==> flow/design.v <==
module AxisToAxi_rx_handler #(
	parameter AXI_ADDR_WIDTH = 32,
	parameter DATA_WIDTH = 64,  
	parameter PACKET_SIZE_WIDTH = 11,
	parameter QUEUE_ID_WIDTH = 32,
    parameter AXI_ID_WIDTH = 2
)(
    input  wire                   clk_i,
    input  wire                   reset_i,
    input wire [AXI_ADDR_WIDTH-1:0] next_addr_i,
    input wire      next_addr_valid_i,
    output wire [PACKET_SIZE_WIDTH-1:0]  packet_length_o,
    output reg addr_ack_o,
    output reg  [AXI_ID_WIDTH-1:0] axi_awid_o,  
     output reg [AXI_ADDR_WIDTH-1:0] axi_awaddr_o,  
     output reg  [7:0] axi_awlen_o,  
     output wire [2:0] axi_awsize_o,  
     output wire [1:0] axi_awburst_o,  
     output wire [0:0] axi_awlock_o,  
     output wire [3:0] axi_awcache_o,  
     output wire [2:0] axi_awprot_o,  
     output wire [3:0] axi_awqos_o,  
     output reg axi_awvalid_o,  
     input wire axi_awready_i,  
     output reg  [AXI_ID_WIDTH-1:0] axi_wid_o,  
     output reg  [DATA_WIDTH-1:0] axi_wdata_o,  
     output wire [DATA_WIDTH/8-1:0] axi_wstrb_o,  
     output reg  axi_wlast_o,  
     output reg axi_wvalid_o,  
     input wire axi_wready_i,  
     input wire [AXI_ID_WIDTH-1:0] axi_bid_i,  
     input wire [1:0] axi_bresp_i,  
     input wire axi_bvalid_i,  
     output reg axi_bready_o,  
    output reg                    s_axis_tready_o,
    input  wire                   s_axis_tvalid_i,
    input  wire [DATA_WIDTH-1:0]  s_axis_tdata_i,
    input  wire [DATA_WIDTH/8-1:0]  s_axis_tkeep_i,
    input  wire                   s_axis_tlast_i,
    input wire [PACKET_SIZE_WIDTH-1:0]  s_axis_packet_length_i,
    input wire [QUEUE_ID_WIDTH-1:0] s_axis_queue_id_i,
    output reg eqm_valid_o,
    output reg [PACKET_SIZE_WIDTH-1:0] eqm_packet_length_o,
    output reg [QUEUE_ID_WIDTH-1:0] eqm_queue_id_o,
    output reg [AXI_ADDR_WIDTH-1:0] eqm_addr_o,
    input wire eqm_ready_i
);
assign axi_awsize_o = $clog2((DATA_WIDTH/8)-1);
assign axi_awburst_o = 2'b01;  
assign axi_awlock_o = 0;
assign axi_awcache_o = 4'b0010;
assign axi_awprot_o = 0;
assign axi_awqos_o = 0;
assign axi_wstrb_o= {DATA_WIDTH/8{1'b1}};
assign packet_length_o = s_axis_packet_length_i;  
wire  [7:0] axi_burst_len_s = ((s_axis_packet_length_i  + (DATA_WIDTH/8 - 1) ) / (DATA_WIDTH/8) ) - 1;  
reg [AXI_ADDR_WIDTH-1:0] eqm_addr_reg_s;
reg [AXI_ID_WIDTH-1:0] next_wid_o;
reg [QUEUE_ID_WIDTH-1:0]eqm_queue_id_o_reg [2**AXI_ID_WIDTH-1:0];
reg [PACKET_SIZE_WIDTH-1:0] eqm_packet_length_o_reg [2**AXI_ID_WIDTH-1:0];
reg [AXI_ADDR_WIDTH-1:0] eqm_addr_o_reg [2**AXI_ID_WIDTH-1:0];
reg [2**AXI_ID_WIDTH-1:0] valid_ids;
wire[AXI_ID_WIDTH-1:0] next_unused_id_s = one_hot_converter(~valid_ids);
function integer one_hot_converter;  
    input one_hot_vector; 
    reg [2**AXI_ID_WIDTH-1:0] one_hot_vector;
    integer i; 
    for (i= (2**AXI_ID_WIDTH - 1); i>=0; i=i-1) begin
        if (one_hot_vector[i]) begin
            one_hot_converter = i;
        end
    end
endfunction 
localparam aw_state_idle = 2'b00;
localparam aw_state_address_write = 2'b01;
localparam aw_state_finished = 2'b10;
reg [1:0] aw_state, next_aw_state;
reg write_addr_s;
reg set_addr_s;
reg lock_id_s;
reg ready_to_write_s;  
always @(*) begin
    next_aw_state = aw_state_idle;
    write_addr_s = 1'b0;
    set_addr_s = 1'b0;
    lock_id_s = 1'b0;
    ready_to_write_s= 1'b0;
    case (aw_state)
        aw_state_idle: begin
            if(s_axis_tvalid_i && next_addr_valid_i && (valid_ids != {(2**AXI_ID_WIDTH) {1'b1}}) && eqm_ready_i) begin   
                set_addr_s = 1'b1;
                lock_id_s = 1'b1;
                if(axi_awready_i) begin
                    next_aw_state = aw_state_finished;
                    write_addr_s = 1'b1;
                end else begin
                    next_aw_state = aw_state_address_write;
                    write_addr_s = 1'b1;
                end
            end
        end
        aw_state_address_write: begin
            next_aw_state = aw_state_address_write;
            write_addr_s = 1'b1;
            ready_to_write_s= 1'b1;
            if(axi_awready_i) begin
                next_aw_state = aw_state_finished;
                write_addr_s = 1'b0;
            end
        end
        aw_state_finished: begin
            next_aw_state = aw_state_finished;
            ready_to_write_s= 1'b1;
            if(axi_wlast_o && axi_wready_i && axi_wvalid_o) begin
                next_aw_state = aw_state_idle;
            end
        end
    endcase
end
always @(posedge clk_i) begin
    if (reset_i) begin
        aw_state <= aw_state_idle;
        axi_awvalid_o <= 1'b0;
    end else begin
        aw_state <= next_aw_state;
        if (write_addr_s) begin
            axi_awlen_o <= axi_burst_len_s;
            axi_awvalid_o <= 1'b1;
        end else begin
            axi_awvalid_o <= 1'b0;
        end
    end
    if (set_addr_s) begin
        axi_awaddr_o <= next_addr_i;
        eqm_addr_o_reg[next_unused_id_s] <= next_addr_i;
        eqm_addr_reg_s <= next_addr_i;
        addr_ack_o <=  1'b1;
        axi_awid_o <= next_unused_id_s;
        next_wid_o <= next_unused_id_s;
    end else begin
         addr_ack_o <=  1'b0;
    end
end
localparam w_state_idle = 3'b001;
localparam w_state_send = 3'b010;
localparam w_state_last = 3'b011;
reg [2:0] w_state, next_w_state;
reg set_next_data_s;
reg next_axi_wvalid_s;
reg next_axi_wlast_s;
reg prepare_eqm_data_s;
always @(*) begin
    next_w_state = w_state_idle;
    set_next_data_s = 1'b0;
    next_axi_wvalid_s = 1'b0;
    s_axis_tready_o  = 1'b0;
    next_axi_wlast_s = 1'b0;
    prepare_eqm_data_s = 1'b0;
    case (w_state)
        w_state_idle: begin
            if(s_axis_tvalid_i && next_addr_valid_i && ready_to_write_s) begin
                next_w_state = w_state_send;
                prepare_eqm_data_s = 1'b1;
                s_axis_tready_o = 1'b1;
                set_next_data_s = 1'b1;
                next_axi_wvalid_s = 1'b1;
                if (s_axis_tlast_i) begin  
                    next_w_state = w_state_last;
                    next_axi_wlast_s = 1'b1; 
                end
            end
        end
        w_state_send: begin
            next_axi_wvalid_s = 1'b1;
            next_w_state = w_state_send;
            if (axi_wready_i) begin
                s_axis_tready_o = 1'b1;
                set_next_data_s = 1'b1;
                if (s_axis_tlast_i) begin
                    next_w_state = w_state_last;
                    next_axi_wlast_s = 1'b1; 
                end
            end
        end
        w_state_last: begin
            next_w_state = w_state_last;
            next_axi_wvalid_s = 1'b1;
            next_axi_wlast_s = 1'b1;
            if (axi_wready_i) begin
                next_axi_wvalid_s = 1'b0;
                next_axi_wlast_s = 1'b0;
                next_w_state = w_state_idle;
            end
        end
    endcase
end
always @(posedge clk_i) begin
    if (reset_i) begin
        w_state <= w_state_idle;
    end else begin
        w_state <= next_w_state;
        if(prepare_eqm_data_s) begin
            eqm_queue_id_o_reg[next_wid_o] <= s_axis_queue_id_i;
            eqm_packet_length_o_reg[next_wid_o] <= s_axis_packet_length_i;
        end
    end
    axi_wvalid_o <= next_axi_wvalid_s;
    if(set_next_data_s) begin
        axi_wdata_o <= s_axis_tdata_i;
        axi_wid_o <= next_wid_o;
    end 
    axi_wlast_o <= next_axi_wlast_s;
end
always @(posedge clk_i) begin
    if (reset_i) begin
        valid_ids <= 0;
    end else begin
        if(axi_bvalid_i && axi_bready_o) begin
            if(lock_id_s == 1'b1) begin
                valid_ids <= ( valid_ids | (1 << next_unused_id_s) ) & ~(1 << axi_bid_i);  
            end else begin
                valid_ids <= (valid_ids) & ~(1 << axi_bid_i);  
            end
        end else if (lock_id_s == 1'b1) begin
            valid_ids <= (valid_ids | (1 << next_unused_id_s) );  
        end
    end
end
reg eqm_state, next_eqm_state;
localparam eqm_state_idle = 1'b0;
localparam eqm_state_wait = 1'b1;
reg set_eqm_data_s;
always @(*) begin
    next_eqm_state = eqm_state_idle;
    set_eqm_data_s = 1'b0;
    eqm_valid_o = 1'b0;
    axi_bready_o = 1'b0;
    case(eqm_state)
    eqm_state_idle: begin
        axi_bready_o = 1'b1;
        if (axi_bvalid_i) begin
            next_eqm_state = eqm_state_wait;
            set_eqm_data_s = 1'b1;
        end
    end
    eqm_state_wait: begin
        next_eqm_state = eqm_state_wait;
        eqm_valid_o = 1'b1;
        if(eqm_ready_i) begin
            next_eqm_state = eqm_state_idle;
        end else begin
        end
    end
    endcase
end
always @(posedge clk_i) begin
    if (reset_i) begin
        eqm_state <= eqm_state_idle;
    end else begin
        eqm_state <= next_eqm_state;
    end
    if(set_eqm_data_s) begin
        eqm_queue_id_o <= eqm_queue_id_o_reg[axi_bid_i];
        eqm_packet_length_o <= eqm_packet_length_o_reg[axi_bid_i];
        eqm_addr_o <= eqm_addr_o_reg[axi_bid_i];
    end
end
endmodule
# Tool chain data of AxisToAxi_rx_handler

The steps from the RTL of AxisToAxi_rx_handler to its reports follow in flow order.
Lines are those of the file above, counted from 1.
Not given: -

Top: AxisToAxi_rx_handler
Clock port: clk_i
Standard-cell library: sky130hd
Corner: tt_025C_1v80

# Elaborated design

Source: Yosys, flattened and elaborated, memories not mapped. Widths are those after wreduce. Registers that Yosys merges into a memory's read port (data or address) are not register bits. Print and check cells do not count.
Memory sizes are those after Yosys's memory passes, which may raise the word count (mostly to a power of two), join words into wider ones and drop unused or constant bits.

Memory cells: 3
Register bits: 122
Word-level cells: 93
Clocked read ports x word width: 75
Memory bits (writable): 300
Input port bits: 160

Memory list:

| name                    | words | bits a word | rd ports | wr ports | line | source |
| eqm_addr_o_reg          | 4     | 32          | 1        | 1        | 61   | `reg [AXI_ADDR_WIDTH-1:0] eqm_addr_o_reg [2**AXI_ID_WIDTH-1:0];` |
| eqm_queue_id_o_reg      | 4     | 32          | 1        | 1        | 59   | `reg [QUEUE_ID_WIDTH-1:0]eqm_queue_id_o_reg [2**AXI_ID_WIDTH-1:0];` |
| eqm_packet_length_o_reg | 4     | 11          | 1        | 1        | 60   | `reg [PACKET_SIZE_WIDTH-1:0] eqm_packet_length_o_reg [2**AXI_ID_WIDTH-1:0];` |

Bitwise operators: 7
Shifts and indexed selects: 2
Reductions and logical operators: 11
$add $sub $neg: 2
Equality and inequality tests: 6
Multiplexer cells: 49

Operator list:

| kind                                                                | count |
| 32-bit two-way mux                                                  | 3 |
| 2-bit two-way mux                                                   | 12 |
| 11-bit two-way mux                                                  | 2 |
| 1-bit two-way mux                                                   | 18 |
| 4-bit two-way mux                                                   | 3 |
| 1-bit case mux with 2-bit select                                    | 6 |
| 11-bit by 3-bit adder with 11-bit output (second input constant)    | 1 |
| 3-bit case mux with 3-bit select                                    | 1 |
| 1-bit by 2-bit << shifter with 4-bit output (first input constant)  | 2 |
| 4-bit AND                                                           | 2 |
| 4-bit inverter                                                      | 2 |
| 8-bit by 1-bit subtractor with 8-bit output (second input constant) | 1 |
| 1-bit logical AND                                                   | 7 |
| 3-bit by 2-bit == test with 1-bit output (second input constant)    | 2 |
| 2-bit case mux with 3-bit select                                    | 1 |
| 1-bit case mux with 3-bit select                                    | 2 |
| 4-bit != test (second input constant)                               | 1 |
| 4-bit OR                                                            | 1 |
| 3-bit by 1-bit == test with 1-bit output (second input constant)    | 1 |
| 3-bit two-way mux                                                   | 1 |
| 1-bit inverter                                                      | 2 |
| 2-bit by 1-bit == test with 1-bit output (second input constant)    | 1 |
| 2-bit == test (second input constant)                               | 1 |
| 2-bit zero test                                                     | 1 |
| 2-bit AND reduction                                                 | 1 |
| 2-bit nonzero test                                                  | 1 |
| 2-bit OR reduction                                                  | 1 |

# Longest topological paths

Longest topological path by Yosys (ltp), each cell counted once; first at word level (registers and memories cut), then after technology mapping (sequential cells cut; the memories' decode and read muxes count).

Depth after elaboration: 10
ABC_AREA: 0
Depth in mapped cells: 8
Depth with buffers taken out: 8

# Mapped cells and area

Yosys stat after the flow's synthesis: flattened, memories mapped to cells. It holds for the ABC_AREA given above (unset counts as 0); a run with the other value may have another netlist.

Cells by type:

| type                      | count | total area (um^2) |
| sky130_fd_sc_hd__edfxtp_1 | 483   | 1.45E+04 |
| sky130_fd_sc_hd__mux4_2   | 75    | 1689.12 |
| sky130_fd_sc_hd__dfxtp_1  | 15    | 300.288 |
| sky130_fd_sc_hd__buf_4    | 37    | 277.766 |
| sky130_fd_sc_hd__buf_2    | 10    | 50.048 |
| sky130_fd_sc_hd__nand2_1  | 12    | 45.043 |
| sky130_fd_sc_hd__nor2_1   | 12    | 45.043 |
| sky130_fd_sc_hd__xor2_1   | 5     | 43.792 |
| sky130_fd_sc_hd__a21oi_1  | 7     | 35.034 |
| sky130_fd_sc_hd__xnor2_1  | 4     | 35.034 |
| sky130_fd_sc_hd__clkbuf_1 | 9     | 33.782 |
| sky130_fd_sc_hd__and2_1   | 3     | 18.768 |
| sky130_fd_sc_hd__inv_1    | 5     | 18.768 |
| sky130_fd_sc_hd__nand4_1  | 3     | 18.768 |
| sky130_fd_sc_hd__nor2b_1  | 3     | 18.768 |
| sky130_fd_sc_hd__o21a_1   | 2     | 15.014 |
| sky130_fd_sc_hd__and3_1   | 2     | 12.512 |
| sky130_fd_sc_hd__ha_1     | 1     | 12.512 |

Not listed: further types 27, cells in them 30.

Chip area (Yosys): 17409.2 um^2
Sequential part of the area: 14804.2 um^2
Buffers: 56
Mapped flip-flops: 498
Cell count: 718

# Path before layout

OpenSTA on the mapped netlist: ideal clock, no wires. The path of least setup slack (recovery checks aside). Input and output delay are each 20% of the period. Register names are those of the netlist, which keeps one name where synthesis merged equal registers.

Kind: input-to-reg
Start point: input next_addr_valid_i
End point: memory eqm_packet_length_o_reg[2][0]
Setup time: 0.566 ns
Delay of the path: 5.313 ns
Period: 7.77 ns
Data arrival time: 6.301 ns
Path slack: 0.904 ns
Time at the first pin: 1.554 ns
Input delay: 1.554 ns
Driving pins on the path: 2
Period reached after synthesis: 6.866 ns

"delay of the path" is the arrival time less input delay plus setup time.
"driving pins on the path" counts driving pins, that of a launching flip-flop among them; a cell with two outputs on the path counts twice.
"period reached after synthesis" is the clock period less the worst setup slack; recovery checks do not enter. This is arithmetic on one report: input and output delays are still those of the set period (20% each).
The rows between start and end are the longest chain of elaborated cells between them; the timing report does not say that the signal goes this way. Where chains are equally long, one stands for them.
A line is the first line of the expression or statement that the cell stems from. Yosys adds cells for indexed reads and writes and turns some case tables into memories.
The path ends at the enable pin of a flip-flop; only ways to that pin are counted.

Cells stage by stage: sky130_fd_sc_hd__o2111ai_1 > sky130_fd_sc_hd__nor4b_1
Length of the longest elaborated chain: 6

RTL lines, path after synthesis:

| what                 | line | source |
| start: declaration   | 11   | `input wire      next_addr_valid_i,` |
| 1-bit logical AND x2 | 161  | `if(s_axis_tvalid_i && next_addr_valid_i && ready_to_write_s) begin` |
| 1-bit two-way mux    | 161  |  |
| 1-bit two-way mux    | 159  | `case (w_state)` |
| 2-bit two-way mux    | 202  | `if(prepare_eqm_data_s) begin` |
| 2-bit two-way mux    | 198  | `if (reset_i) begin` |
| end: declaration     | 60   | `reg [PACKET_SIZE_WIDTH-1:0] eqm_packet_length_o_reg [2**AXI_ID_WIDTH-1:0];` |

# Timing after layout

Path of least setup slack in the final report of stored run 2 (OpenROAD, finished layout, wires in). Where an end is a register, its clock arrival counts in the times.

Kind: input-to-output
Start point: input next_addr_valid_i
End point: output s_axis_tready_o
Time at the first pin: 0.89 ns
Path slack: 1.07 ns
Input delay: 0.89 ns
Driving pins on the path: 5
Data arrival time: 2.49 ns
Period: 4.45 ns

The rows between start and end are the longest chain of elaborated cells between them; the timing report does not say that the signal goes this way. Where chains are equally long, one stands for them.

Cells stage by stage: sky130_fd_sc_hd__clkdlybuf4s50_1 > sky130_fd_sc_hd__o2111ai_1 > sky130_fd_sc_hd__buf_4 > sky130_fd_sc_hd__nand2_4 > sky130_fd_sc_hd__clkdlybuf4s50_1
Length of the longest elaborated chain: 4

RTL lines, path after layout:

| what                             | line | source |
| start: declaration               | 11   | `input wire      next_addr_valid_i,` |
| 1-bit logical AND x2             | 161  | `if(s_axis_tvalid_i && next_addr_valid_i && ready_to_write_s) begin` |
| 1-bit two-way mux                | 161  |  |
| 1-bit case mux with 2-bit select | 159  | `case (w_state)` |
| end: declaration                 | 35   | `output reg                    s_axis_tready_o,` |

# Flow runs of AxisToAxi_rx_handler

Measured data: module AxisToAxi_rx_handler, platform sky130hd, 2 stored runs of the flow under differing settings, order arbitrary. Input and output delays are each 20% of the period that was set; the output load is 0.01 pF.
By "period achieved" is meant the clock period of the run minus its worst setup slack. This is arithmetic on one report: input and output delays are still those of the set period (20% each).
By "time on the worst setup path" is meant the share of the clock period that the worst setup path is allowed (20% is reserved at inputs, 20% at outputs), minus its slack. Clock arrival times at its registers enter into it.
"total power of the final layout" is the tool's figure for a default switching activity; nothing was simulated.
Among the settings, - means not set for that run.
Results: - = not shown.

| item                                  | stored run 1 | stored run 2    |
| period_ns                             | 12.1         | 4.45            |
| CORE_UTILIZATION                      | 72           | 33              |
| SETUP_SLACK_MARGIN                    | 2.1          | -               |
| PLACE_DENSITY_LB_ADDON                | 0.01         | -               |
| CELL_PAD_IN_SITES_GLOBAL_PLACEMENT    | 2            | 0               |
| CELL_PAD_IN_SITES_DETAIL_PLACEMENT    | 0            | -               |
| GPL_TIMING_DRIVEN                     | 0            | -               |
| GPL_ROUTABILITY_DRIVEN                | 0            | -               |
| CTS_CLUSTER_DIAMETER                  | 84           | 245             |
| MAX_ROUTING_LAYER                     | met4         | -               |
| CAP_MARGIN                            | 20           | 20              |
| CORE_MARGIN                           | 2            | 2               |
| SLEW_MARGIN                           | 20           | 40              |
| CTS_CLUSTER_SIZE                      | -            | 12              |
| period achieved (ns)                  | -            | 3.375           |
| final utilization (%)                 | -            | 43.9            |
| time on the worst setup path (ns)     | -            | 1.60            |
| critical path kind                    | -            | input-to-output |
| setup total negative slack (ns)       | -            | 0.000           |
| std-cell area (final layout) (um^2)   | -            | 22998.3         |
| worst setup slack after layout (ns)   | -            | 1.075           |
| smallest hold slack (ns)              | -            | 0.491           |
| total power of the final layout (mW)  | -            | 9.338           |
| overall die area (um^2)               | -            | 54608.7         |
| netlist area reported by Yosys (um^2) | -            | 17409.2         |

Stored run 1: no final report: placement broke off with FLW-0024
