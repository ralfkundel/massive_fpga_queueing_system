==> flow/design.v <==
module queue_length_mem #(
    parameter WB_ADDR_WIDTH = 22,
    parameter WB_DATA_WIDTH = 32,
    parameter QUEUE_ID_WIDTH = 32,
    parameter MAX_QUEUE_LENGTH_WIDTH = 24
) (
    input wire [QUEUE_ID_WIDTH-1:0] queue_id_i,
    output reg [MAX_QUEUE_LENGTH_WIDTH-1:0] max_queue_length_o,
	input wire			              wb_cyc_i,
    input wire[WB_ADDR_WIDTH-1:0]	  wb_adr_i,
	input wire			              wb_we_i,
	input wire[WB_DATA_WIDTH-1:0]     wb_dat_i,
    output reg			              wb_ack_o,
    output reg[WB_DATA_WIDTH-1:0]     wb_dat_o,
    input wire clk_i,
    input wire rst_i
);
wire [2:0] id_sufix_s = queue_id_i [2:0];
reg [MAX_QUEUE_LENGTH_WIDTH-3-1:0] mem [7:0];
integer i;
initial begin
    for(i=0; i < 8; i = i+1) begin
        mem[i] <= 1 << (i + 4);
    end
end
always @ (posedge clk_i) begin
    max_queue_length_o <= ({mem[id_sufix_s], 3'b0});
end
always @(posedge clk_i) begin
    if(rst_i) begin
        wb_ack_o <= 1'b0;
    end else begin
        if(wb_cyc_i && ~wb_ack_o) begin
            wb_ack_o <= 1'b1;
            if(wb_we_i) begin
                mem[wb_adr_i[2:0]] <= wb_dat_i [WB_DATA_WIDTH-1:3];
            end
        end else begin
            wb_ack_o <= 1'b0;
        end
    end
    wb_dat_o <= {mem[wb_adr_i[2:0]],  3'b0};
end
endmodule
* Tool chain data of queue_length_mem
What the tools print for queue_length_mem, step after step.
Lines are those of the file above, counted from 1.
Operators carry their Yosys type and port widths (W data, S select, Z words).
Not given: --
- Top module :: queue_length_mem
- Clock input :: clk_i
- Library :: sky130hd
- Library corner :: tt_025C_1v80

* Word-level counts
Yosys after proc, flatten, opt, wreduce and memory -nomap, before mapping. Enables and synchronous resets that opt folds into registers are not counted as muxes. Memory bits, and registers merged into a memory's read port (data or address), are not among the register bits. Print and check cells are not counted. Equal cells are merged and count once.
Memory sizes are those after Yosys's memory passes, which may raise the word count (mostly to a power of two), join words into wider ones and drop unused or constant bits.
- Input port bits :: 90
- Clocked read ports x word width :: 42
- Cells after elaboration :: 14
- RAM bits :: 168
- Memories :: 1
- Output and inout bits :: 57
- Register bits :: 1
** Memory list
- mem :: words 8, width 21, read ports 2, wr ports 1, RTL line 19 : reg [MAX_QUEUE_LENGTH_WIDTH-3-1:0] mem [7:0];
- Bitwise logic cells :: 1
- Multiplexer cells :: 10
- Reductions and logical operators :: 1
** Operators by type and width (number)
- $mux W21 :: 3
- $mux W3 :: 3
- $mux W1 :: 4
- $logic_and A1 B1 Y1 :: 1
- $not A1 Y1 :: 1

* Depth
Depth = most cells in a row (Yosys ltp): at word level without a register or memory, in the mapped netlist without a sequential cell, where the memories' decode and read muxes count.
- Word-level depth :: 4
- ABC_AREA :: 0
- Gate-level depth with buffers :: 4
- Depth with buffers taken out :: 2

* Netlist
The flow's flattened synthesis, as Yosys stat reports it; memories are mapped. The netlist is that of the ABC_AREA named above (0 if unset); the other value can give another one.
The area totals of this step are shown rounded.
** Cell types
- sky130_fd_sc_hd__edfxtp_1 :: number 168, total area 5.04E+03 um^2
- sky130_fd_sc_hd__mux4_2 :: number 64, total area 1.44E+03 um^2
- sky130_fd_sc_hd__dfxtp_1 :: number 43, total area 860.826 um^2
- sky130_fd_sc_hd__mux4_1 :: number 20, total area 525.504 um^2
- sky130_fd_sc_hd__mux2_2 :: number 42, total area 472.954 um^2
- sky130_fd_sc_hd__buf_4 :: number 14, total area 105.101 um^2
- sky130_fd_sc_hd__buf_6 :: number 6, total area 67.565 um^2
- sky130_fd_sc_hd__clkbuf_1 :: number 13, total area 48.797 um^2
- sky130_fd_sc_hd__buf_12 :: number 2, total area 40.038 um^2
- sky130_fd_sc_hd__nor3_1 :: number 6, total area 30.029 um^2
- sky130_fd_sc_hd__buf_2 :: number 4, total area 20.019 um^2
- sky130_fd_sc_hd__nand2b_1 :: number 2, total area 12.512 um^2
- sky130_fd_sc_hd__nor4_1 :: number 2, total area 12.512 um^2
- sky130_fd_sc_hd__nand4bb_1 :: number 1, total area 11.261 um^2
- sky130_fd_sc_hd__nor3b_1 :: number 1, total area 7.507 um^2
- sky130_fd_sc_hd__buf_1 :: number 1, total area 3.754 um^2
- sky130_fd_sc_hd__conb_1 :: number 1, total area 3.754 um^2
- sky130_fd_sc_hd__inv_1 :: number 1, total area 3.754 um^2
- sky130_fd_sc_hd__nand2_1 :: number 1, total area 3.754 um^2
- Cells in the netlist :: 392
- Buffer cells :: 40
- Area of sequential cells :: 5906 um^2
- Mapped area :: 8716 um^2
- Mapped flip-flops :: 211

* Path before layout
Path of least setup slack by OpenSTA after synthesis, without wires, with an ideal clock, recovery checks aside; 20% of the period is set as input and as output delay. Where synthesis merged equal registers, the netlist keeps one of their names.
- Path type :: input-to-reg
- Start point :: in wb_adr_i[2]
- End point :: mem mem[4][0]
- External input delay :: 1148 ps
- Required time :: 5288 ps
- Clock period :: 5740 ps
- Stages on the path :: 4
- Launch time at the first pin :: 1148 ps
- Arrival :: 3712 ps
- Setup slack :: 1576 ps
- Delay of the path :: 3016 ps
- Buffers on the path :: 2
- Library setup time :: 452 ps
- Synthesis period reached :: 4164 ps
"delay of the path" is the arrival time less input delay plus setup time.
"stages on the path" counts driving pins, that of a launching flip-flop among them; a cell with two outputs on the path counts twice.
"synthesis period reached" = period - worst setup slack (recovery checks aside). The figure is calculated, with input and output delays left at 20% of the set period.
Between the ends stands the longest chain of elaborated cells between them, by number of cells; it is not shown to be the way that was timed. Of several equally long chains one is given.
A line is the first line of the expression or statement that the cell stems from. Yosys adds cells for indexed reads and writes and turns some case tables into memories.
- Path through :: sky130_fd_sc_hd__buf_2 -> sky130_fd_sc_hd__buf_2 -> sky130_fd_sc_hd__inv_1 -> sky130_fd_sc_hd__nor4_1
- Cells in the longest elaborated chain :: 3
- Elaborated cells on any way between the ends :: 3
- Source lines of those cells :: 3
- Classes of those cells :: mux: 3
** Ends and longest elaborated chain, after synthesis
- from (decl) :: RTL line 10 : input wire[WB_ADDR_WIDTH-1:0] wb_adr_i,
- $mux W3 :: RTL line 35 : if(wb_we_i) begin
- $mux W3 :: RTL line 33 : if(wb_cyc_i && ~wb_ack_o) begin
- $mux W3 :: RTL line 30 : if(rst_i) begin
- to (decl) :: RTL line 19 : reg [MAX_QUEUE_LENGTH_WIDTH-3-1:0] mem [7:0];

* Path in the finished layout
From the final timing report of record 1: the path of least setup slack in the routed layout; clock arrival at registers is part of the times.
The report prints the path's times to 10 ps; the period is as set.
- Path type :: input-to-reg
- Start point :: in rst_i
- End point :: mem mem[7][6]
- Library setup time :: 300 ps
- External input delay :: 900 ps
- Launch time at the first pin :: 900 ps
- Clock period :: 4510 ps
- Required time :: 4700 ps
- Stages on the path :: 4
- Arrival :: 2880 ps
- Setup slack :: 1820 ps
- Buffers on the path :: 2
Between the ends stands the longest chain of elaborated cells between them, by number of cells; it is not shown to be the way that was timed. Of several equally long chains one is given.
Only ways into the end's enable, where the timed path ends, are counted here.
- Path through :: sky130_fd_sc_hd__clkdlybuf4s50_1 -> sky130_fd_sc_hd__nand4bb_1 -> sky130_fd_sc_hd__nor3_2 -> sky130_fd_sc_hd__buf_4
- Cells in the longest elaborated chain :: 1
- Elaborated cells on any way between the ends :: 2
- Source lines of those cells :: 1
- Classes of those cells :: mux: 2
** Ends and longest elaborated chain, after layout
- from (decl) :: RTL line 16 : input wire rst_i
- $mux W3 :: RTL line 30 : if(rst_i) begin
- to (decl) :: RTL line 19 : reg [MAX_QUEUE_LENGTH_WIDTH-3-1:0] mem [7:0];

Memo
Re: implementation data of queue_length_mem

Flow measurements of queue_length_mem on sky130hd: 2 stored runs with different settings, listed in no order. Input and output delays are each 20% of the period that was set; the output load is 0.01 pF.
"reached clock period": clock period set for the run, less the worst setup slack. It is reckoned from that one timing run; input and output delays stay at 20% of the period that was set.
"worst path time" = time allowed to the worst setup path (clock period - input delay - output delay, where it has them) - its slack; a late launch clock adds to it, a late capture clock takes from it.
"overall power" rests on the timing tool's default activity at the inputs, not on a simulated workload.
"worst path time" is known to 10 ps.
Results are given in rounded form.

** Record 1
- Settings :: period_ns=4.51; CAP_MARGIN=20; CORE_MARGIN=2; CORE_UTILIZATION=40; SLEW_MARGIN=20
- Chip area after synthesis (Yosys) :: 8716 um^2
- Overall die area :: 22990 um^2
- Area of the standard cells in the finished layout :: 10500 um^2
- Final utilization :: 48.6 %
- Setup slack of the critical path :: 1818 ps
- Post-route setup TNS :: 0 ps
- Worst hold slack after layout :: 449 ps
- Overall power :: 4266 uW
- Reached clock period :: 2692 ps
- Worst path time :: 1790 ps
- Worst setup path type :: input-to-reg

** Record 2
- Settings :: period_ns=7.1; CORE_UTILIZATION=43; SETUP_SLACK_MARGIN=0.89; PLACE_DENSITY=0.58; CORE_MARGIN=3; CELL_PAD_IN_SITES_GLOBAL_PLACEMENT=0; GPL_ROUTABILITY_DRIVEN=0; MAX_ROUTING_LAYER=met5; CAP_MARGIN=20; SLEW_MARGIN=20
- Chip area after synthesis (Yosys) :: 8716 um^2
- Overall die area :: 22010 um^2
- Area of the standard cells in the finished layout :: 10450 um^2
- Final utilization :: 53.0 %
- Setup slack of the critical path :: 3098 ps
- Post-route setup TNS :: 0 ps
- Worst hold slack after layout :: 440 ps
- Overall power :: 2711 uW
- Reached clock period :: 4002 ps
- Worst path time :: 2580 ps
- Worst setup path type :: input-to-reg
