==> flow/design.v <==
module SimpleScheduler #(
    parameter NUM_QUEUES = 1,
    parameter NUM_CUSTOMERS = 1,
    parameter QUEUE_ID_WIDTH = 1,
    parameter AXI_ADDR_WIDTH = 1,
    parameter PACKET_SIZE_WIDTH = 1,
    parameter WB_ADDR_WIDTH = 1,
    parameter WB_DATA_WIDTH = 1
)(
    input wire clk_i,
    input wire rst_i,
    input wire			              wb_cyc_i,
    input wire[WB_ADDR_WIDTH-1:0]      wb_adr_i,
    input wire                          wb_we_i,
    input wire[WB_DATA_WIDTH-1:0]     wb_dat_i, 
    output reg                          wb_ack_o,
    output reg [WB_DATA_WIDTH-1:0]     wb_dat_o,
    output reg  [QUEUE_ID_WIDTH-1:0 ]         pop_queue_id_base_o,
    output reg                                pop_set_base_queue_id_o,  
    input wire                                pop_set_base_ready_i,
    input wire [QUEUE_ID_WIDTH-1:0 ]        pop_queue_id_i,
    input wire                               id_valid_i,
    output reg                               pop_o,
    input wire [AXI_ADDR_WIDTH-1:0]             pop_addr_i,
    input wire [PACKET_SIZE_WIDTH -1 : 0]   pop_len_i,
    input wire                               valid_i,
    output reg valid_packet_o,
    output reg [AXI_ADDR_WIDTH-1:0] addr_packet_scheduler_o,
    output reg [PACKET_SIZE_WIDTH -1 : 0] length_packet_scheduler_o,
    input wire ack_from_tx_handler_i
);
    wire [19-1:0] inner_address = wb_adr_i[19-1:0];
    wire [2:0] outer_address = wb_adr_i[22-1:19];
    reg 			             wb_rl1_cyc_s;
    wire[17-1:0]                 wb_rl1_adr_s = inner_address;
    reg                          wb_rl1_we_s;
    wire[WB_DATA_WIDTH-1:0]      wb_rl1_dat_r_s;
    wire                         wb_rl1_ack_s;
    wire [WB_DATA_WIDTH-1:0]     wb_rl1_dat_w_s = wb_dat_i;
    always @(*) begin
        wb_ack_o = 1'b0;
        wb_dat_o = 0;
        wb_rl1_cyc_s = 1'b0;
        wb_rl1_we_s = 1'b0;
        case (outer_address)
            0: begin  
            end
            1: begin  
                wb_rl1_cyc_s = wb_cyc_i;
                wb_rl1_we_s = wb_we_i;
                wb_dat_o = wb_rl1_dat_r_s;
                wb_ack_o = wb_rl1_ack_s;
            end
        endcase
    end
    reg id_valid_s;
    wire ok_s, ok_valid_s;
    reg drop_it_s;
    reg take_it_s;
    wire [QUEUE_ID_WIDTH-1:0] next_id_s;
    rate_limiter #(
        .WB_DATA_WIDTH(WB_DATA_WIDTH),
        .QUEUE_ID_WIDTH(QUEUE_ID_WIDTH),
        .NUM_ENTRIES(NUM_CUSTOMERS),
        .PACKET_SIZE_WIDTH(PACKET_SIZE_WIDTH),
        .QUEUE_ID_OFFSET(3)
    )rate_limiter_inst (
        .wb_cyc_i(wb_rl1_cyc_s),
        .wb_adr_i(wb_rl1_adr_s),
        .wb_we_i(wb_rl1_we_s),
        .wb_dat_i(wb_rl1_dat_w_s),
        .wb_ack_o(wb_rl1_ack_s),
        .wb_dat_o(wb_rl1_dat_r_s),
        .id_i(pop_queue_id_i),
        .id_valid_i(id_valid_s),
        .ok_o(ok_s),
        .ok_valid_o(ok_valid_s),
        .next_id_o(next_id_s),
        .drop_it_i(drop_it_s),
        .take_it_i(take_it_s),
        .update_plen_i(pop_len_i),
        .clk_i(clk_i),
        .rst_i(rst_i)
    );
   reg [QUEUE_ID_WIDTH-1:0 ]        pop_queue_id_i_reg;
    reg [2:0] scheduler_state, next_scheduler_state;
    localparam state_idle = 0;
    localparam state_wait_for_queue_mem = 1;
    localparam state_wait_for_scheduler = 2;
    localparam state_wait_for_packet_data = 3;
    localparam state_give_to_TX_handler = 4;
    reg store_packet_in_scheduler_s;
    reg [QUEUE_ID_WIDTH-1:0] next_pop_queue_id_base_o ;
    reg sleep_startup_s;  
    initial begin
        sleep_startup_s = 0;
        #400000
        sleep_startup_s = 1;
    end
    always@(*) begin
        next_scheduler_state = state_idle;
        pop_set_base_queue_id_o = 1'b0;
        next_pop_queue_id_base_o = pop_queue_id_base_o;
        pop_o = 1'b0;
        valid_packet_o = 1'b0;
        store_packet_in_scheduler_s = 1'b0;
        id_valid_s = 1'b0;
        drop_it_s = 1'b0;
        take_it_s = 1'b0;
        case(scheduler_state)
            state_idle: begin  
                pop_set_base_queue_id_o = sleep_startup_s; 
                if(pop_set_base_ready_i && sleep_startup_s)
                    next_scheduler_state = state_wait_for_queue_mem;
            end
            state_wait_for_queue_mem: begin
                next_scheduler_state = state_wait_for_queue_mem;
                if(id_valid_i) begin
                    id_valid_s = 1'b1;
                    next_scheduler_state = state_wait_for_scheduler;
                end
            end
            state_wait_for_scheduler: begin
                next_scheduler_state = state_wait_for_scheduler;
                if(ok_valid_s) begin
                    if(ok_s) begin
                        pop_o = 1'b1;
                        next_scheduler_state = state_wait_for_packet_data;
                        next_pop_queue_id_base_o = pop_queue_id_i_reg;
                    end else begin
                        drop_it_s = 1'b1;
                        next_pop_queue_id_base_o = next_id_s;
                        next_scheduler_state = state_idle;
                    end
                end
            end
            state_wait_for_packet_data: begin
                next_scheduler_state = state_wait_for_packet_data;
                pop_o = 1'b1;
                if(valid_i) begin
                     store_packet_in_scheduler_s = 1'b1;
                     take_it_s = 1'b1;
                     next_scheduler_state = state_give_to_TX_handler;
                end
            end
            state_give_to_TX_handler: begin
                next_scheduler_state = state_give_to_TX_handler;
                valid_packet_o = 1'b1;
                if(ack_from_tx_handler_i) begin
                    pop_set_base_queue_id_o = 1'b1; 
                    if(pop_set_base_ready_i)begin
                        next_scheduler_state = state_wait_for_queue_mem;
                    end else begin
                        next_scheduler_state = state_idle;
                    end
                end
            end
        endcase
    end
    always @(posedge clk_i) begin
        if(rst_i) begin
            scheduler_state <= state_idle;
            pop_queue_id_base_o <= 0;
        end else begin
            scheduler_state <= next_scheduler_state;
            pop_queue_id_base_o <= next_pop_queue_id_base_o;
        end
        if(store_packet_in_scheduler_s) begin
            addr_packet_scheduler_o <= pop_addr_i;
            length_packet_scheduler_o <= pop_len_i;
        end
        if(id_valid_s) begin
                    pop_queue_id_i_reg <= pop_queue_id_i; 
        end
    end 
endmodule
module rate_limiter #(
    parameter WB_DATA_WIDTH = 1,
    parameter QUEUE_ID_WIDTH = 1,
    parameter NUM_ENTRIES = 1,
    parameter PACKET_SIZE_WIDTH = 1,
    parameter MAX_BUCKET_SIZE = 4000,
    parameter NUM_ENTRY_BITS = $clog2(NUM_ENTRIES),
    parameter CLOCK_DIVIDER = 1248,
    parameter QUEUE_ID_OFFSET = 3        
)(
    input wire clk_i,
    input wire rst_i,
    input wire			              wb_cyc_i,
    input wire[17-1:0]                 wb_adr_i,
    input wire                          wb_we_i,
    input wire[WB_DATA_WIDTH-1:0]     wb_dat_i, 
    output reg                          wb_ack_o,
    output reg  [WB_DATA_WIDTH-1:0]     wb_dat_o,
    input wire [QUEUE_ID_WIDTH-1:0] id_i,
    input wire                      id_valid_i,
    output reg                      ok_o,
    output reg                      ok_valid_o,
    output reg [QUEUE_ID_WIDTH-1:0] next_id_o,
    input wire                         drop_it_i,
    input wire                         take_it_i,
    input wire [PACKET_SIZE_WIDTH-1:0] update_plen_i
);
reg [17:0] bucket_max_val_config;
localparam MTU = 1600;  
localparam BUCKET_VAL_WIDTH = 15;
localparam TIMESTAMP_WIDTH = 36 - BUCKET_VAL_WIDTH;
localparam RATE_MEM_WIDTH = 18;
localparam BUCKET_VAL_MAX_VAL = 2**BUCKET_VAL_WIDTH - 1;
wire [QUEUE_ID_WIDTH-QUEUE_ID_OFFSET-1:0] id_s = id_i[QUEUE_ID_WIDTH-1:QUEUE_ID_OFFSET];
reg [TIMESTAMP_WIDTH-1:0] local_time_s;
localparam FOO = $clog2(CLOCK_DIVIDER);
reg [FOO-1:0] help_counter_s;
always @(posedge clk_i) begin
    if(rst_i) begin
        local_time_s <= 0;
        help_counter_s <=0;
    end else begin
    help_counter_s <= help_counter_s +1;
    if ( help_counter_s == CLOCK_DIVIDER-1) begin
        help_counter_s <= 0;
        local_time_s <= local_time_s + 1;
    end
    end
end
reg [BUCKET_VAL_WIDTH+TIMESTAMP_WIDTH-1:0] bucket_mem [NUM_ENTRIES - 1: 0];
reg [RATE_MEM_WIDTH-1:0] rate_mem [NUM_ENTRIES - 1: 0];
integer i;
initial begin
    for(i=0; i < NUM_ENTRIES; i = i + 1) begin
        bucket_mem[i] = 0;
        rate_mem [i] = 1;
    end
end
reg [TIMESTAMP_WIDTH-1:0] local_time_s_reg;
reg [TIMESTAMP_WIDTH-1:0] data_read_timestamp_s;
reg [BUCKET_VAL_WIDTH-1:0] data_read_bucket_val_s;
reg [RATE_MEM_WIDTH-1:0] data_read_rate_mem_s;
reg [QUEUE_ID_WIDTH-QUEUE_ID_OFFSET-1:0] id_s_reg;
reg [18-1:0] new_bucket_val_s, next_new_bucket_val_s, data_write_bucket_val_s;
reg [TIMESTAMP_WIDTH-1:0] next_diff_time_s, diff_time_s;
reg [2:0] state, next_state;
localparam state_idle = 0;
localparam state_compute_new_bucket1 = 1;
localparam state_compute_new_bucket2 = 2;
localparam state_compute_and_decide = 3;
localparam state_decide_and_write  = 4;
reg read_mem_s;
reg write_bucket_s;
reg save_local_time_s;
reg grant_packet_sending_s;
always @(*) begin
    next_state = state_idle;
    read_mem_s = 1'b0;
    write_bucket_s = 1'b0;
    grant_packet_sending_s = 1'b0;
    next_new_bucket_val_s = new_bucket_val_s;
    data_write_bucket_val_s = new_bucket_val_s;
    next_diff_time_s <= local_time_s_reg - data_read_timestamp_s;
    save_local_time_s = 1'b0;
    ok_valid_o = 1'b0;
    next_id_o = 0;
    case(state)
        state_idle: begin
            if(id_valid_i) begin
                read_mem_s = 1'b1;
                next_state = state_compute_new_bucket1;
            end
            save_local_time_s = 1'b1;
        end
        state_compute_new_bucket1: begin
            next_diff_time_s <= local_time_s_reg - data_read_timestamp_s;
            next_state = state_compute_new_bucket2;
        end
        state_compute_new_bucket2: begin
            next_new_bucket_val_s =  (data_read_rate_mem_s*diff_time_s);  
            next_state = state_compute_and_decide;
        end
        state_compute_and_decide: begin
            next_new_bucket_val_s = data_read_bucket_val_s + new_bucket_val_s;
            data_write_bucket_val_s = next_new_bucket_val_s;
            grant_packet_sending_s = 1'b0;
            next_state = state_decide_and_write;
            write_bucket_s = 1'b1;
            if(next_new_bucket_val_s < data_read_bucket_val_s || next_new_bucket_val_s > bucket_max_val_config) begin
               data_write_bucket_val_s = bucket_max_val_config;
               grant_packet_sending_s = 1'b1;
            end else begin
                if(next_new_bucket_val_s >= MTU)
                    grant_packet_sending_s = 1'b1;
            end
        end
        state_decide_and_write: begin
            next_state = state_decide_and_write;
            ok_valid_o = 1'b1;
            grant_packet_sending_s = ok_o;
            next_id_o = (ok_o && data_read_bucket_val_s > (MTU + update_plen_i) ) ? {id_s_reg, {QUEUE_ID_OFFSET {1'b0}} } : {id_s_reg + 1, {QUEUE_ID_OFFSET {1'b0}}};
            if(take_it_i) begin
                write_bucket_s = 1'b1;
                data_write_bucket_val_s = data_read_bucket_val_s - update_plen_i;
                next_state = state_idle;
            end else if(drop_it_i) begin
                next_state = state_idle;
            end
        end
    endcase
end
always @(posedge clk_i) begin
    if(rst_i) begin
        state <= state_idle;
    end else begin
        state <= next_state;
    end
    if(read_mem_s) begin
        id_s_reg <= id_s;
        {data_read_bucket_val_s, data_read_timestamp_s} <= bucket_mem[id_s];
        data_read_rate_mem_s <= rate_mem[id_s];
    end
    if(write_bucket_s) begin
        bucket_mem[id_s_reg] <= {data_write_bucket_val_s, local_time_s_reg};
        {data_read_bucket_val_s, data_read_timestamp_s} <=  {data_write_bucket_val_s, local_time_s_reg};
    end
    diff_time_s <= next_diff_time_s;
    new_bucket_val_s <= next_new_bucket_val_s;
    ok_o <= grant_packet_sending_s;
    if(save_local_time_s)
        local_time_s_reg <= local_time_s;
end
reg [WB_DATA_WIDTH-1:0]     wb_dat_i_reg;
reg [17-1:0]                 wb_adr_i_reg;
reg next_wb_ack_o;
reg [1:0] wb_state, next_wb_state;
localparam wb_state_idle = 0;
localparam wb_state_write = 1;
localparam wb_state_read = 2;
localparam wb_state_read_final = 3;
reg take_addr_data_s;
reg write_max_bucket_size_s;
reg write_new_rate_s;
reg read_rate_s;
always @(*) begin
    next_wb_ack_o = 1'b0;
    next_wb_state = wb_state_idle;
    take_addr_data_s = 1'b0;
    write_max_bucket_size_s = 1'b0;
    write_new_rate_s = 1'b0;
    read_rate_s = 1'b0;
    case(wb_state)
        wb_state_idle: begin
            if(wb_cyc_i) begin
                take_addr_data_s = 1'b1;
                if(wb_we_i) begin
                    next_wb_state = wb_state_write;
                    next_wb_ack_o = 1'b1;
                end else begin
                    next_wb_state = wb_state_read;   
                end
            end
        end
        wb_state_write: begin
            if(wb_adr_i_reg == {17{1'b1}}) begin
                write_max_bucket_size_s = 1'b1;
            end else begin
                write_new_rate_s = 1'b1;
            end
        end
        wb_state_read: begin
            next_wb_state = wb_state_read_final;
        end
        wb_state_read_final: begin
            next_wb_ack_o = 1'b1;
            if(wb_adr_i_reg == {17{1'b1}}) begin
                read_rate_s = 1'b0;
            end else begin
                read_rate_s = 1'b1;
            end
        end
    endcase
end
reg [WB_DATA_WIDTH-1:0] tmp1_s, tmp2_s;
always @(posedge clk_i) begin
    if(rst_i) begin
        wb_state <= wb_state_idle;
        bucket_max_val_config <= 2000;
    end else begin
        wb_state <= next_wb_state;
        if(write_max_bucket_size_s) begin
            if(wb_dat_i_reg > BUCKET_VAL_MAX_VAL)
                bucket_max_val_config <= BUCKET_VAL_MAX_VAL;
            else
                bucket_max_val_config <= wb_dat_i_reg;
        end
    end
    wb_ack_o <= next_wb_ack_o;
    if(take_addr_data_s) begin
        wb_dat_i_reg <= wb_dat_i;
        wb_adr_i_reg <= wb_adr_i;
    end
    if (write_new_rate_s) begin
        rate_mem[wb_adr_i_reg] <= wb_dat_i_reg;
    end
    tmp1_s <= {{WB_DATA_WIDTH-RATE_MEM_WIDTH{1'b0}}, rate_mem[wb_adr_i_reg]};
    tmp2_s <= { {WB_DATA_WIDTH-18{1'b0}} ,bucket_max_val_config};
    if(read_rate_s) begin
        wb_dat_o <= tmp1_s;
    end else begin
        wb_dat_o <= tmp2_s;  
    end
end
endmodule
# [Tool chain data of SimpleScheduler]
# What the tools print for SimpleScheduler, step after step.
# Lines are those of the file above, counted from 1.
# Operators: Yosys type, input widths -> output width; for muxes data width and select width s.
# A cell with - has no value.
[setup] top="SimpleScheduler" clock_port="clk_i" library="sky130hd" corner="tt_025C_1v80"

# [Elaborated design]
# Counts by Yosys on the flattened word-level netlist (proc, flatten, opt, wreduce; memories kept). Register bits leave out memories and registers merged into their read ports (data or address). Print and check cells are left out.
# Yosys's memory passes give these memory sizes; they may raise the number of words (mostly to a power of two), join words into wider ones and drop unused or constant bits.
[classes] n_addsub=5 multipliers=1 cmp=4 eq_ne=13 mux=50 reduce_logical=11
[op_table] operator="$mul 18x21->18" count=1
[op_table] operator="$mux 15" count=3
[op_table] operator="$pmux 18 s2" count=1
[op_table] operator="$mux 36" count=1
[op_table] operator="$pmux 15 s2" count=1
[op_table] operator="$pmux 3 s5" count=2
[op_table] operator="$mux 1" count=27
[op_table] operator="$add 21x1->21 const B" count=1
[op_table] operator="$sub 21x21->21" count=1
[op_table] operator="$add 15x18->18" count=1
[op_table] operator="$ge 18x11->1 const B" count=1
[op_table] operator="$gt 18x15->1" count=1
[op_table] operator="$lt 18x15->1" count=1
[op_table] operator="$mux 18" count=1
[op_table] operator="$eq 17x17->1 const B" count=1
[op_table] operator="$gt 1x15->1 const B" count=1
[op_table] operator="$sub 15x1->15" count=1
[op_table] operator="$eq 3x2->1 const B" count=4
[op_table] operator="$mux 3" count=4
[op_table] operator="$pmux 1 s2" count=6
[op_table] operator="$add 11x1->11 const B" count=1
[op_table] operator="$eq 11x11->1 const B" count=1
[op_table] operator="$eq 3x1->1 const B" count=2
[op_table] operator="$eq 3x3->1 const B" count=2
[op_table] operator="$logic_not 3->1" count=2
[op_table] operator="$reduce_or 3->1" count=2
[op_table] operator="$mux 2" count=3
[op_table] operator="$eq 2x2->1 const B" count=2
# Not listed: further kinds 8, cells in them 9.
[bits] register_bits=122 ramBits=54 clocked_rd_ports_x_width=54 n_memories=2 wordCells=102
[mem_list] name="rate_limiter_inst.bucket_mem" words=1 word_bits=36 rd=1 write_ports=1 line_no=226 text="reg [BUCKET_VAL_WIDTH+TIMESTAMP_WIDTH-1:0] bucket_mem [NUM_ENTRIES - 1: 0];"
[mem_list] name="rate_limiter_inst.rate_mem" words=1 word_bits=18 rd=1 write_ports=1 line_no=227 text="reg [RATE_MEM_WIDTH-1:0] rate_mem [NUM_ENTRIES - 1: 0];"

# [Depth]
# Longest topological path by Yosys (ltp), each cell counted once; first at word level (registers and memories cut), then after technology mapping (sequential cells cut; the memories' decode and read muxes count).
[depth] depth_word=7 ABC_AREA=0 ltp_mapped=19 depth_no_buf=18

# [After synthesis]
# The flow's flattened synthesis, as Yosys stat reports it; memories are mapped. The netlist is that of the ABC_AREA named above (0 if unset); the other value can give another one.
# Totals and module areas in this step are rounded.
[mapped] mapped_cells=769 synth_area_mm2=0.00801 ffs=164 n_buf=21
[by_type] type="sky130_fd_sc_hd__edfxtp_1" count=73
[by_type] type="sky130_fd_sc_hd__dfxtp_1" count=91
[by_type] type="sky130_fd_sc_hd__ha_1" count=51
[by_type] type="sky130_fd_sc_hd__xnor2_1" count=38
[by_type] type="sky130_fd_sc_hd__mux2_2" count=29
[by_type] type="sky130_fd_sc_hd__nor2_1" count=74
[by_type] type="sky130_fd_sc_hd__xor2_1" count=28
[by_type] type="sky130_fd_sc_hd__inv_1" count=57
[by_type] type="sky130_fd_sc_hd__nand2_1" count=49
[by_type] type="sky130_fd_sc_hd__a21oi_1" count=35
[by_type] type="sky130_fd_sc_hd__o21ai_0" count=35
[by_type] type="sky130_fd_sc_hd__nand3_1" count=32
[by_type] type="sky130_fd_sc_hd__and3_1" count=14
[by_type] type="sky130_fd_sc_hd__nor2b_1" count=13
[by_type] type="sky130_fd_sc_hd__a211oi_1" count=8
[by_type] type="sky130_fd_sc_hd__o21a_1" count=8
[by_type] type="sky130_fd_sc_hd__a21o_1" count=7
[by_type] type="sky130_fd_sc_hd__clkbuf_1" count=14
# Other cell types: 45; their cells: 113.
# By module: a second synthesis without flattening, with its own total; a netlist apart from the flattened one above.
[hier_totals] cells_unflattened=883 area_unflattened_mm2=0.0092
# Each row is one instance without its submodules.
[modules] module="rate_limiter" n_inst=1 n_cells=849 mod_area_mm2=0.00884
[modules] module="SimpleScheduler" n_inst=1 n_cells=34 mod_area_mm2=0.000363

# [Timing after synthesis]
# Source: OpenSTA report_checks on the synthesized netlist (no wires, ideal clock, input and output delay 20% of the period each), path of least setup slack; recovery checks are left aside. Register names are those of the netlist, which keeps one name where synthesis merged equal registers.
[synth_path] path_type="flip-flop to flip-flop" start="reg (name not given)" end="reg rate_limiter_inst.data_read_bucket_val_s[10]" tclk_ns=8.95 arrival_ns=3.992 setup_slack_ns=4.694 delay_ns=4.257 stages=20 period_less_setup_slack_ns=4.256
# "delay_ns" is the arrival time less input delay plus setup time.
# "stages": output pins that drive a net of the path, with the launching flip-flop's if there is one; two outputs of one cell count as two.
# "period_less_setup_slack_ns" is the clock period less the worst setup slack; recovery checks do not enter. This is arithmetic on one report: input and output delays are still those of the set period (20% each).
[synth_via] path_cell_list="sky130_fd_sc_hd__edfxtp_1 > sky130_fd_sc_hd__ha_1 > sky130_fd_sc_hd__inv_1 > sky130_fd_sc_hd__fa_1 > sky130_fd_sc_hd__nor2b_1 > sky130_fd_sc_hd__o2111ai_1 > sky130_fd_sc_hd__a41oi_1 > sky130_fd_sc_hd__nor2_1 > sky130_fd_sc_hd__o311ai_0 > sky130_fd_sc_hd__ha_1 > sky130_fd_sc_hd__a21oi_1 > sky130_fd_sc_hd__nor2b_1 > sky130_fd_sc_hd__o21ai_0 > sky130_fd_sc_hd__nand2b_1 > sky130_fd_sc_hd__a21oi_1 > sky130_fd_sc_hd__a21oi_1 > sky130_fd_sc_hd__o2111ai_1 > sky130_fd_sc_hd__or4_4 > sky130_fd_sc_hd__buf_6 > sky130_fd_sc_hd__a221o_1"
[synth_rtl] element="end: declaration" line_no=237 text="reg [BUCKET_VAL_WIDTH-1:0] data_read_bucket_val_s;"
# No chain of elaborated cells between the ends is given.

# [Timing after layout]
# From the final timing report of record 1: the path of least setup slack in the routed layout; clock arrival at registers is part of the times.
[layout_path] path_type="flip-flop to flip-flop" start="reg (name not given)" end="reg rate_limiter_inst.data_read_bucket_val_s[7]" tclk_ns=8.82 arrival_ns=4.90 setup_slack_ns=4.08 stages=17
[layout_via] path_cell_list="sky130_fd_sc_hd__edfxtp_1 > sky130_fd_sc_hd__ha_1 > sky130_fd_sc_hd__a211oi_2 > sky130_fd_sc_hd__o21bai_2 > sky130_fd_sc_hd__a2111oi_4 > sky130_fd_sc_hd__nor2_2 > sky130_fd_sc_hd__a311oi_2 > sky130_fd_sc_hd__xor2_1 > sky130_fd_sc_hd__inv_1 > sky130_fd_sc_hd__ha_1 > sky130_fd_sc_hd__and3_1 > sky130_fd_sc_hd__o2111ai_1 > sky130_fd_sc_hd__a21o_1 > sky130_fd_sc_hd__a21oi_1 > sky130_fd_sc_hd__o2111ai_1 > sky130_fd_sc_hd__or4_4 > sky130_fd_sc_hd__o32a_1"
[layout_rtl] element="end: declaration" line_no=237 text="reg [BUCKET_VAL_WIDTH-1:0] data_read_bucket_val_s;"
# No chain of elaborated cells between the ends is given.

# Top module SimpleScheduler; platform sky130hd; tools Yosys and OpenROAD; 2 stored runs in no particular order. Input and output delays are each 20% of the period that was set; the output load is 0.01 pF.
# By "period_less_ws_ns" is meant the clock period of the run minus its worst setup slack. This is arithmetic on one report: input and output delays are still those of the set period (20% each).
# The results are shown rounded.
run="record 1" settings period_ns=8.82 CAP_MARGIN=20 CORE_MARGIN=2 CORE_UTILIZATION=40 SLEW_MARGIN=20
run="record 1" results yosys_chip_area_mm2=0.00801 die_footprint_mm2=0.0212 finalCellArea_mm2=0.00901 layout_utilization_frac=0.46 ws_setup_ns=4.08 fin_hold_ws_ns=0.431 period_less_ws_ns=4.744
run="record 2" settings period_ns=4.82 CORE_UTILIZATION=17 SETUP_SLACK_MARGIN=0.72 PLACE_DENSITY=0.49 CORE_ASPECT_RATIO=1.91 CORE_MARGIN=4 CELL_PAD_IN_SITES_DETAIL_PLACEMENT=0 GPL_ROUTABILITY_DRIVEN=1 CTS_CLUSTER_DIAMETER=285 SLEW_MARGIN=15 MIN_ROUTING_LAYER="met2" CAP_MARGIN=20
run="record 2" results yosys_chip_area_mm2=0.00801 die_footprint_mm2=0.0509 finalCellArea_mm2=0.00988 layout_utilization_frac=0.212 ws_setup_ns=0.323 fin_hold_ws_ns=0.444 period_less_ws_ns=4.497
